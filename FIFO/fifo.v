==> flow/design.v <==
`timescale 1ns / 1ps
module fifo
#( parameter FIFO_DEPTH = 8,
   parameter DATA_WIDTH = 32 )
(
   input  wire clk,
   input  wire reset_n,
   input  wire cs, wr_en, rd_en,
   input  wire [DATA_WIDTH-1:0] data_in,
   output wire [DATA_WIDTH-1:0] data_out,
   output wire empty, full
);
localparam FIFO_DEPTH_LOG = $clog2(FIFO_DEPTH);
reg [DATA_WIDTH-1:0] FIFO [0:FIFO_DEPTH-1];
reg [FIFO_DEPTH_LOG:0] write_pointer;
reg [FIFO_DEPTH_LOG:0] read_pointer;
always @(posedge clk or negedge reset_n) begin
    if (!reset_n)
        write_pointer <= 0;
    else if (cs && wr_en && !full) begin
        FIFO[write_pointer[FIFO_DEPTH_LOG-1:0]] <= data_in;
        write_pointer <= write_pointer + 1'b1;
    end
end
always @(posedge clk or negedge reset_n) begin
    if (!reset_n)
        read_pointer <= 0;
    else if (cs && rd_en && !empty) begin
        read_pointer <= read_pointer + 1'b1;
    end
end
assign data_out = FIFO[read_pointer[FIFO_DEPTH_LOG-1:0]];
assign empty    = (read_pointer == write_pointer);
assign full     = (read_pointer == {~write_pointer[FIFO_DEPTH_LOG],
                                    write_pointer[FIFO_DEPTH_LOG-1:0]});
endmodule
# == From RTL to reports: fifo ==
# Tool output for the design above, in the order of the flow.
# Line numbers count from 1 in the design file above.
# Operators: Yosys type, input widths -> output width; for muxes data width and select width s.
# Library cell names are shortened.
# Not given: -
# inputs
top,fifo
clock_port,clk
lib,sky130hd
corner,tt_025C_1v80

# == Word-level counts ==
# Source: Yosys, flattened and elaborated. Widths are those after wreduce. Registers that Yosys merges into a memory's read port (data or address) are not register bits. Print and check cells do not count. Equal cells are merged and count once.
# word_totals
wordCells,46
input_bits,37
regBits,264
out_inout_bits,34
# op_classes
reduce_and_logical,16
add_sub_neg,2
muxes,1
equal,16
logic,1
# op_table
cell,n
$pmux 32 s8,1
$eq 3x3->1 const B,8
$reduce_and 3->1,8
$eq 3x2->1 const B,4
$add 4x1->4 const B,2
$eq 4x4->1,2
$eq 3x1->1 const B,2
$logic_not 3->1,2
$logic_and 1x1->1,4
$logic_not 1->1,2
$not 1->1,1

# == Logic depth ==
# Depth = most cells in a row (Yosys ltp): at word level without a register or memory, in the mapped netlist without a sequential cell, where the memories' decode and read muxes count.
# depth
ltp_word,5
abc_area,0
ltp_mapped,8
mapped_depth_nobuf,6

# == Netlist ==
# Source: synth_stat.txt of the flow (Yosys; design flattened, memories mapped). It holds for the ABC_AREA given above (unset counts as 0); a run with the other value may have another netlist.
# mapped
mapped_cells,572
seqArea_um2,7887.6
flip_flops,264
yosys_area_um2,10100.9
n_buf,34
# types
cell,n,type_area_um2
edfxtp_1,256,7.69E+03
a222oi_1,34,340.326
mux2_2,29,326.563
dfrtp_1,8,200.192
a21oi_1,35,175.168
ha_1,12,150.144
a221oi_1,15,131.376
a22oi_1,16,120.115
nor2_1,30,112.608
a21o_1,13,97.594
nand2_1,19,71.318
a22o_1,8,70.067
clkbuf_1,18,67.565
o21a_1,9,67.565
buf_2,11,55.053
xnor2_1,6,52.55
and3_1,8,50.048
nand4_1,8,50.048
# Not listed: further types 23, cells in them 37.

# == Timing after synthesis ==
# Path of least setup slack by OpenSTA after synthesis, without wires, with an ideal clock, recovery checks aside; 20% of the period is set as input and as output delay. Where synthesis merged equal registers, the netlist keeps one of their names.
# synth_path
path_type,register to register
startpoint,register read_pointer[2]
endpoint,register FIFO[0][0]
path_delay_ps,2433
tclk_ps,2640
path_stages,6
required_time_ps,2248
arrival_time_ps,2041
slack_ps,207
setup_time_ps,392
launch_ps,0
n_path_buf,1
synth_period_reached_ps,2433
# "path_delay_ps" is the arrival time less input delay plus setup time.
# "path_stages": output pins that drive a net of the path, with the launching flip-flop's if there is one; two outputs of one cell count as two.
# "synth_period_reached_ps" is the clock period less the worst setup slack; recovery checks do not enter. This is arithmetic on one report: input and output delays are still those of the set period (20% each).
# The rows between start and end are the longest chain of elaborated cells between them; the timing report does not say that the signal goes this way. Where chains are equally long, one stands for them.
# Each line given opens the expression or statement behind the cell; cells for indexed reads and writes are added by Yosys, which also makes memories of some case tables.
# Lines with a computed index may be missing from the assigning lines.
# synth_via
cell_sequence,dfrtp_1 -> buf_4 -> xnor2_2 -> a41oi_4 -> and2_4 -> and3_1
elab_chain_len,4
cells_between,4
cone_lines,2
cone_classes,1 x eq/ne; 3 x reduce/logical
# synth_lines
item,line_no,source
start: declaration,16,reg [FIFO_DEPTH_LOG:0] read_pointer;
start: assignment,27,read_pointer <= 0;
start: assignment,29,read_pointer <= read_pointer + 1'b1;
$eq 4x4->1,34,"assign full     = (read_pointer == {~write_pointer[FIFO_DEPTH_LOG],"
$logic_not 1->1,20,else if (cs && wr_en && !full) begin
$logic_and 1x1->1,20,
$reduce_and 3->1,-,
end: declaration,14,reg [DATA_WIDTH-1:0] FIFO [0:FIFO_DEPTH-1];

# == Path in the finished layout ==
# From the final timing report of run A: the path of least setup slack in the routed layout; clock arrival at registers is part of the times.
# The report prints the path's times to 10 ps; the period is as set.
# layout_path
path_type,register to output
startpoint,register read_pointer[0]
endpoint,output data_out[15]
out_delay_ps,390
required_time_ps,1550
tclk_ps,1940
path_stages,7
slack_ps,-860
arrival_time_ps,2410
launch_ps,540
n_path_buf,2
# The rows between start and end are the longest chain of elaborated cells between them; the timing report does not say that the signal goes this way. Where chains are equally long, one stands for them.
# layout_via
cell_sequence,dfrtp_2 -> ha_4 -> ha_4 -> bufbuf_16 -> a222oi_1 -> a21oi_2 -> buf_2
elab_chain_len,2
cells_between,9
cone_lines,1
cone_classes,7 x eq/ne; 1 x mux; 1 x reduce/logical
# layout_lines
item,line_no,source
start: declaration,16,reg [FIFO_DEPTH_LOG:0] read_pointer;
start: assignment,27,read_pointer <= 0;
start: assignment,29,read_pointer <= read_pointer + 1'b1;
$eq 3x3->1,32,assign data_out = FIFO[read_pointer[FIFO_DEPTH_LOG-1:0]];
$pmux 32 s8,32,
end: declaration,10,"output wire [DATA_WIDTH-1:0] data_out,"

# Below are 2 stored runs of the flow (Yosys, OpenROAD; platform sky130hd) on fifo, each with its settings and what was measured, unordered. Constraints: input delay and output delay 20% of the set period each, output load 0.01 pF.
# "timing.achieved_period_ps" = clock period - worst setup slack. The figure is calculated, with input and output delays left at 20% of the set period.
# "worst_path_allowed_less_slack_ps" is the time allowed to the run's worst setup path (the clock period less input and output delay, where it has them) less its slack. Clock arrival times count: a late capture clock shortens it, a late launch clock lengthens it.
# "power_mw": no workload was simulated; the value follows from the tool's default switching activity.
# "worst_path_allowed_less_slack_ps" is known to 10 ps.
# Settings: n/a = not set for that run.
name,run A,run B
period_ns,1.94,2.59
CAP_MARGIN,20,20
CORE_MARGIN,2,2
CORE_UTILIZATION,40,28
SLEW_MARGIN,20,25
PLACE_DENSITY,n/a,0.54
CORE_ASPECT_RATIO,n/a,1.62
CELL_PAD_IN_SITES_GLOBAL_PLACEMENT,n/a,3
CELL_PAD_IN_SITES_DETAIL_PLACEMENT,n/a,0
CTS_CLUSTER_SIZE,n/a,27
CTS_CLUSTER_DIAMETER,n/a,269
utilization_pct,56.4,36.6
finish.stdcell_area_um2,14078.5,13000.0
final_die_area_um2,26539.7,37654.3
timing.achieved_period_ps,2802,2921
ys_area_um2,10100.9,10100.9
power_mw,20.294,13.702
worst_path_allowed_less_slack_ps,2410,2400
timing.worst_path_kind,register to output,register to output
setup_ws_ps,-862,-331
tns_setup_ps,-137165,-6349
